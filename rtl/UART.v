==> flow/design.v <==
module uart(
input clk,  
input rst,  
input [1:0]baud_sel,  
input tran_start,  
input enable_baud,  
input [7:0] trans_data,  
input rxd,  
output txd,  
output tx_busy,  
output [7:0]o_data,  
output o_data_valid  
);
wire baud;
baud_sel_gen baud_generator(
.baud_sel(baud_sel),
.clk(clk),
.rst(rst),
.enable_baud(enable_baud),
.baud(baud));
transmitter tran1(
.clk(clk),
.rst(rst),
.trans_data(trans_data),
.tran_start(tran_start),
.baud(baud),
.txd(txd),
.tx_busy(tx_busy));
reciever rec1(
.clk(clk),
.rst(rst),
.rxd(rxd),
.baud_tick(baud),
.o_data(o_data),
.o_data_valid(o_data_valid));
endmodule
module baud_sel_gen(input  [1:0]baud_sel,input clk,input rst,input enable_baud,output baud);
reg [23:0] accumulator;
reg baud_reg;
reg [23:0]m;
always @(baud_sel)
begin
    case(baud_sel)
        2'b00: m = 24'b000000000000110010010101;
        2'b01: m = 24'b000000000001100100101010;
        2'b10: m = 24'b000000000011001001010101;
        2'b11: m = 24'b000000000100101101111111;
        default : m = 24'b0;
endcase
end
always @(posedge clk) begin
    if (rst) begin
        accumulator <= 24'd0;
        baud_reg        <= 1'b0;
    end
    else if (enable_baud) begin
        accumulator <= accumulator + m;
        if ( (accumulator + m) >= 2**24 ) begin
              baud_reg <= 1'b1;
        end else begin
              baud_reg <= 1'b0;
        end
    end
    else begin
        baud_reg <= 1'b0;
    end
end
assign baud = baud_reg;
endmodule
module reciever(
    input wire clk,
    input wire rst,
    input wire rxd,
    input wire baud_tick,     
    output reg [7:0] o_data,
    output reg                 o_data_valid
);
    localparam [2:0] STATE_IDLE      = 3'b000;
    localparam [2:0] STATE_START_BIT = 3'b001;
    localparam [2:0] STATE_DATA_BITS = 3'b010;
    localparam [2:0] STATE_STOP_BIT  = 3'b011;
    localparam [2:0] STATE_CLEANUP   = 3'b100;
    reg [2:0] r_state;
    reg [2:0] r_bit_count;
    reg [7:0] r_data_buffer;
    always @(posedge clk or posedge rst) begin
        if (rst) begin
            r_state       <= STATE_IDLE;
            r_bit_count   <= 0;
            r_data_buffer <= 0;
            o_data        <= 0;
            o_data_valid  <= 1'b0;
        end else begin
            if (o_data_valid) begin
                o_data_valid <= 1'b0;
            end
            case (r_state)
                STATE_IDLE: begin
                    if (rxd == 1'b0) begin
                        if (baud_tick) begin
                            r_state <= STATE_DATA_BITS;
                            r_bit_count <= 0;
                        end
                    end else begin
                        r_state <= STATE_IDLE;
                    end
                end
                STATE_DATA_BITS: begin
                    if (baud_tick) begin
                        r_data_buffer[r_bit_count] <= rxd;
                        if (r_bit_count < 7) begin
                            r_bit_count <= r_bit_count + 1;
                            r_state     <= STATE_DATA_BITS;
                        end else begin
                            r_bit_count <= 0; 
                            r_state     <= STATE_STOP_BIT;
                        end
                    end
                end
                STATE_STOP_BIT: begin
                    if (baud_tick) begin
                        if (rxd == 1'b1) begin
                            r_state <= STATE_CLEANUP;
                        end else begin
                            r_state <= STATE_IDLE;
                        end
                    end
                end
                STATE_CLEANUP: begin
                    o_data       <= r_data_buffer;
                    o_data_valid <= 1'b1;
                    r_state      <= STATE_IDLE;
                end
                default: begin
                    r_state <= STATE_IDLE;
                end
            endcase
        end
    end
endmodule
module transmitter(
    input           clk,
    input           rst,
    input   [7:0]   trans_data,
    input           tran_start,
    input           baud,
    output  reg     txd,
    output  reg     tx_busy
);
  localparam [1:0] IDLE = 2'b00,
                   START= 2'b01,
                   DATA = 2'b10,
                   STOP = 2'b11;
  reg [1:0] state, next_state;
  reg [7:0] tx_buffer;
  reg [2:0] counter;
  reg baud_d;
  always @(posedge clk or posedge rst) begin
    if (rst) baud_d <= 1'b0;
    else     baud_d <= baud;
  end
  wire baud_tick = baud & ~baud_d;   
  always @(posedge clk or posedge rst) begin
    if (rst) begin
      state     <= IDLE;
      counter   <= 3'd0;
      tx_buffer <= 8'd0;
    end else begin
      state <= next_state;
      if (state == IDLE && next_state == START) begin
        tx_buffer <= trans_data;
        counter   <= 3'd0;
      end
      else if (state == DATA && baud_tick) begin
        counter <= counter + 3'd1;
      end
    end
  end
  always @(*) begin
    next_state = state;
    txd        = 1'b1;                 
    tx_busy    = (state != IDLE);
    case (state)
      IDLE: begin
        txd     = 1'b1;
        if (tran_start) next_state = START;
      end
      START: begin                     
        txd = 1'b0;
        if (baud_tick) next_state = DATA;
      end
      DATA: begin                      
        txd = tx_buffer[counter];      
        if (baud_tick && (counter == 3'd7))
          next_state = STOP;
      end
      STOP: begin
        txd = 1'b1;
        if (baud_tick) next_state = IDLE;
      end
    endcase
  end
endmodule
## Step by step through the tools: uart

The steps from the RTL of uart to its reports follow in flow order.
Line numbers count from 1 in the design file above.
Operators: Yosys type, input widths -> output width; for muxes data width and select width s.
A cell with - has no value.

- Design top: uart
- Clock input: clk
- Library: sky130hd
- Library corner: tt_025C_1v80

## Word-level counts

Counts by Yosys on the flattened word-level netlist (proc, flatten, opt, wreduce; memories kept). Register bits leave out memories and registers merged into their read ports (data or address). Print and check cells are left out.

- Equality and inequality tests: 16
- Bitwise logic cells: 6
- Shift operators: 3
- $add $sub $neg: 5
- Reduce/logical cells: 14
- Order comparisons: 2
- Multiplexer cells: 23

Operators with widths:

| kind | number |
|---|---|
| $pmux 24 s4 | 1 |
| $mux 3 | 11 |
| $ge 32x25->1 const B | 1 |
| $add 24x24->25 | 1 |
| $add 24x24->24 | 1 |
| $pmux 3 s3 | 1 |
| $shift 1x4->8 | 1 |
| $shift 1x4->8 const A | 1 |
| $eq 2x2->1 const B | 4 |
| $ne 2x2->1 const B | 4 |
| $shiftx 8x3->1 | 1 |
| $and 8x8->8 | 1 |
| $or 8x8->8 | 1 |
| $not 8->8 | 1 |
| $pmux 2 s4 | 1 |
| $mux 2 | 4 |
| $eq 2x1->1 const B | 3 |
| $reduce_bool 2->1 | 3 |
| $add 3x1->3 const B | 2 |
| $eq 3x2->1 const B | 2 |
| $eq 3x3->1 const B | 2 |
| $pmux 3 s2 | 1 |
| $logic_not 2->1 | 2 |
| $reduce_or 2->1 | 2 |
| $neg 3->4 | 1 |
| $reduce_and 4->1 | 1 |
| $logic_and 1x1->1 | 3 |
| $lt 3x3->1 const B | 1 |

Other operator kinds: 8; their cells: 11.

- Flip-flop bits (word level): 62
- Elaborated cells: 80
- Output and inout bits: 11
- Bits of input ports: 15

## Logic depth

Depth = most cells in a row (Yosys ltp): at word level without a register or memory, in the mapped netlist without a sequential cell, where the memories' decode and read muxes count.

- Depth after elaboration: 8
- ABC_AREA: 0
- Mapped depth: 12
- Gate-level depth less buffers: 12

## Synthesis result

Source: synth_stat.txt of the flow (Yosys; design flattened, memories mapped). It holds for the ABC_AREA given above (unset counts as 0); a run with the other value may have another netlist.
Totals and module areas in this step are rounded.

Cell types:

| cell type | number | area in all (um2) |
|---|---|---|
| sky130_fd_sc_hd__dfrtp_1 | 37 | 925.888 |
| sky130_fd_sc_hd__dfxtp_1 | 25 | 500.48 |
| sky130_fd_sc_hd__ha_1 | 27 | 337.824 |
| sky130_fd_sc_hd__mux2_2 | 18 | 202.694 |
| sky130_fd_sc_hd__o21ai_0 | 29 | 145.139 |
| sky130_fd_sc_hd__a21oi_1 | 28 | 140.134 |
| sky130_fd_sc_hd__nand2_1 | 26 | 97.594 |
| sky130_fd_sc_hd__xnor2_1 | 11 | 96.342 |
| sky130_fd_sc_hd__nor2_1 | 23 | 86.333 |
| sky130_fd_sc_hd__inv_1 | 19 | 71.318 |
| sky130_fd_sc_hd__mux2_1 | 6 | 67.565 |
| sky130_fd_sc_hd__nand3_1 | 13 | 65.062 |
| sky130_fd_sc_hd__mux2i_1 | 6 | 60.058 |
| sky130_fd_sc_hd__and3_1 | 9 | 56.304 |
| sky130_fd_sc_hd__mux4_2 | 2 | 45.043 |
| sky130_fd_sc_hd__o21bai_1 | 6 | 45.043 |
| sky130_fd_sc_hd__nand2b_1 | 7 | 43.792 |
| sky130_fd_sc_hd__or3_1 | 7 | 43.792 |

Not listed: further types 48, cells in them 97.

- Flip-flops: 63
- Area of sequential cells: 0.00145 mm2
- Buffer cells: 14
- Standard cells after synthesis: 396
- Synthesis area: 0.0038 mm2

The figures by module come from a second, unflattened synthesis with its own total; it is not the netlist above.

- Cells (unflattened synthesis): 373
- Area (unflattened synthesis): 0.00379 mm2

Each row is one instance without its submodules.

Modules:

| module | sequential area (mm2) | area (mm2) | cells | instances |
|---|---|---|---|---|
| baud_sel_gen | 0.0005 | 0.00189 | 213 | 1 |
| reciever | 0.000602 | 0.00113 | 96 | 1 |
| transmitter | 0.00035 | 0.000776 | 64 | 1 |
| uart | 0 | 0 | 0 | 1 |

## Path before layout

OpenSTA on the mapped netlist: ideal clock, no wires. The path of least setup slack (recovery checks aside). Input and output delay are each 20% of the period. Register names are those of the netlist, which keeps one name where synthesis merged equal registers.

- Path kind: input -> register
- From: in baud_sel[1]
- To: reg baud_generator.accumulator[22]
- Required time: 3.069 ns
- External input delay: 0.638 ns
- Stages on the path: 12
- Arrival time: 2.880 ns
- Time at the first pin: 0.638 ns
- Path delay: 2.363 ns
- Slack: 0.189 ns
- Clock period: 3.19 ns
- Setup time: 0.121 ns
- Path buffers: 0
- Synthesis period reached: 3.001 ns

"path delay" is the arrival time less input delay plus setup time.
"stages on the path" counts driving pins, that of a launching flip-flop among them; a cell with two outputs on the path counts twice.
"synthesis period reached" = period - worst setup slack (recovery checks aside). The figure is calculated, with input and output delays left at 20% of the set period.
The rows between start and end are the longest chain of elaborated cells between them; the timing report does not say that the signal goes this way. Where chains are equally long, one stands for them.
Each line given opens the expression or statement behind the cell; cells for indexed reads and writes are added by Yosys, which also makes memories of some case tables.

- Path through: sky130_fd_sc_hd__inv_1 -> sky130_fd_sc_hd__ha_1 -> sky130_fd_sc_hd__inv_1 -> sky130_fd_sc_hd__ha_1 -> sky130_fd_sc_hd__fa_1 -> sky130_fd_sc_hd__a21o_1 -> sky130_fd_sc_hd__a221oi_2 -> sky130_fd_sc_hd__a211oi_2 -> sky130_fd_sc_hd__nor3_2 -> sky130_fd_sc_hd__o31ai_4 -> sky130_fd_sc_hd__nand4_2 -> sky130_fd_sc_hd__mux2_4
- Length of the longest elaborated chain: 3
- Elaborated cells on any way between the ends: 6
- Source lines of those cells: 2
- Classes of those cells: add/sub: 1; eq/ne: 3; mux: 1; reduce/logical: 1

RTL lines, path post-synthesis:

| item | RTL line | text |
|---|---|---|
| start: declaration | 4 | `input [1:0]baud_sel,` |
| $eq 2x2->1 | 43 | `case(baud_sel)` |
| $pmux 24 s4 | 43 |  |
| $add 24x24->24 | 57 | `accumulator <= accumulator + m;` |
| end: assignment | 53 | `accumulator <= 24'd0;` |
| end: assignment | 57 |  |
| end: declaration | 38 | `reg [23:0] accumulator;` |

## Timing after layout

From the final timing report of run 1: the path of least setup slack in the routed layout; clock arrival at registers is part of the times.

- Path kind: input -> register
- From: in baud_sel[0]
- To: reg baud_generator.accumulator[18]
- Clock period: 2.75 ns
- Arrival time: 2.95 ns
- Required time: 3.02 ns
- External input delay: 0.55 ns
- Setup time: 0.06 ns
- Path buffers: 3
- Stages on the path: 14
- Slack: 0.07 ns
- Time at the first pin: 0.55 ns

The rows between start and end are the longest chain of elaborated cells between them; the timing report does not say that the signal goes this way. Where chains are equally long, one stands for them.

- Path through: sky130_fd_sc_hd__buf_2 -> sky130_fd_sc_hd__ha_4 -> sky130_fd_sc_hd__inv_4 -> sky130_fd_sc_hd__ha_4 -> sky130_fd_sc_hd__fa_2 -> sky130_fd_sc_hd__a21o_1 -> sky130_fd_sc_hd__a221oi_4 -> sky130_fd_sc_hd__a211oi_4 -> sky130_fd_sc_hd__nor3_2 -> sky130_fd_sc_hd__buf_4 -> sky130_fd_sc_hd__o31ai_4 -> sky130_fd_sc_hd__buf_4 -> sky130_fd_sc_hd__a21o_4 -> sky130_fd_sc_hd__a21oi_2
- Length of the longest elaborated chain: 3
- Elaborated cells on any way between the ends: 6
- Source lines of those cells: 2
- Classes of those cells: add/sub: 1; eq/ne: 3; mux: 1; reduce/logical: 1

RTL lines, path after layout:

| item | RTL line | text |
|---|---|---|
| start: declaration | 4 | `input [1:0]baud_sel,` |
| $eq 2x2->1 | 43 | `case(baud_sel)` |
| $pmux 24 s4 | 43 |  |
| $add 24x24->24 | 57 | `accumulator <= accumulator + m;` |
| end: assignment | 53 | `accumulator <= 24'd0;` |
| end: assignment | 57 |  |
| end: declaration | 38 | `reg [23:0] accumulator;` |

Ticket comment

2 stored runs of uart in the flow (synthesis by Yosys, layout by OpenROAD, sky130hd cells), in arbitrary order. Constraints: input delay and output delay 20% of the set period each, output load 0.01 pF.
"clock period achieved" = clock period - worst setup slack. The figure is calculated, with input and output delays left at 20% of the set period.
Results are given in rounded form.

### Run 1

Settings: `period_ns=2.75`, `CORE_UTILIZATION=46`, `PLACE_DENSITY_LB_ADDON=0.01`, `CELL_PAD_IN_SITES_DETAIL_PLACEMENT=1`, `ABC_AREA=0`, `CTS_CLUSTER_SIZE=51`, `CTS_CLUSTER_DIAMETER=287`, `CAP_MARGIN=20`, `MIN_ROUTING_LAYER=met1`, `MAX_ROUTING_LAYER=met4`, `CORE_MARGIN=2`, `SLEW_MARGIN=20`

- Cell area after synthesis: 0.0038 mm2
- Area inside the die boundary: 0.009 mm2
- Standard-cell area after routing: 0.00501 mm2
- Worst setup slack after layout: 0.069 ns
- Total negative slack: 0.000 ns
- Clock period achieved: 2.681 ns

### Run 2

Settings: `period_ns=3.55`, `SETUP_SLACK_MARGIN=-0.21`, `CAP_MARGIN=20`, `CORE_MARGIN=2`, `CORE_UTILIZATION=40`, `SLEW_MARGIN=20`

- Cell area after synthesis: 0.0038 mm2
- Area inside the die boundary: 0.0103 mm2
- Standard-cell area after routing: 0.00453 mm2
- Worst setup slack after layout: 0.320 ns
- Total negative slack: 0.000 ns
- Clock period achieved: 3.230 ns
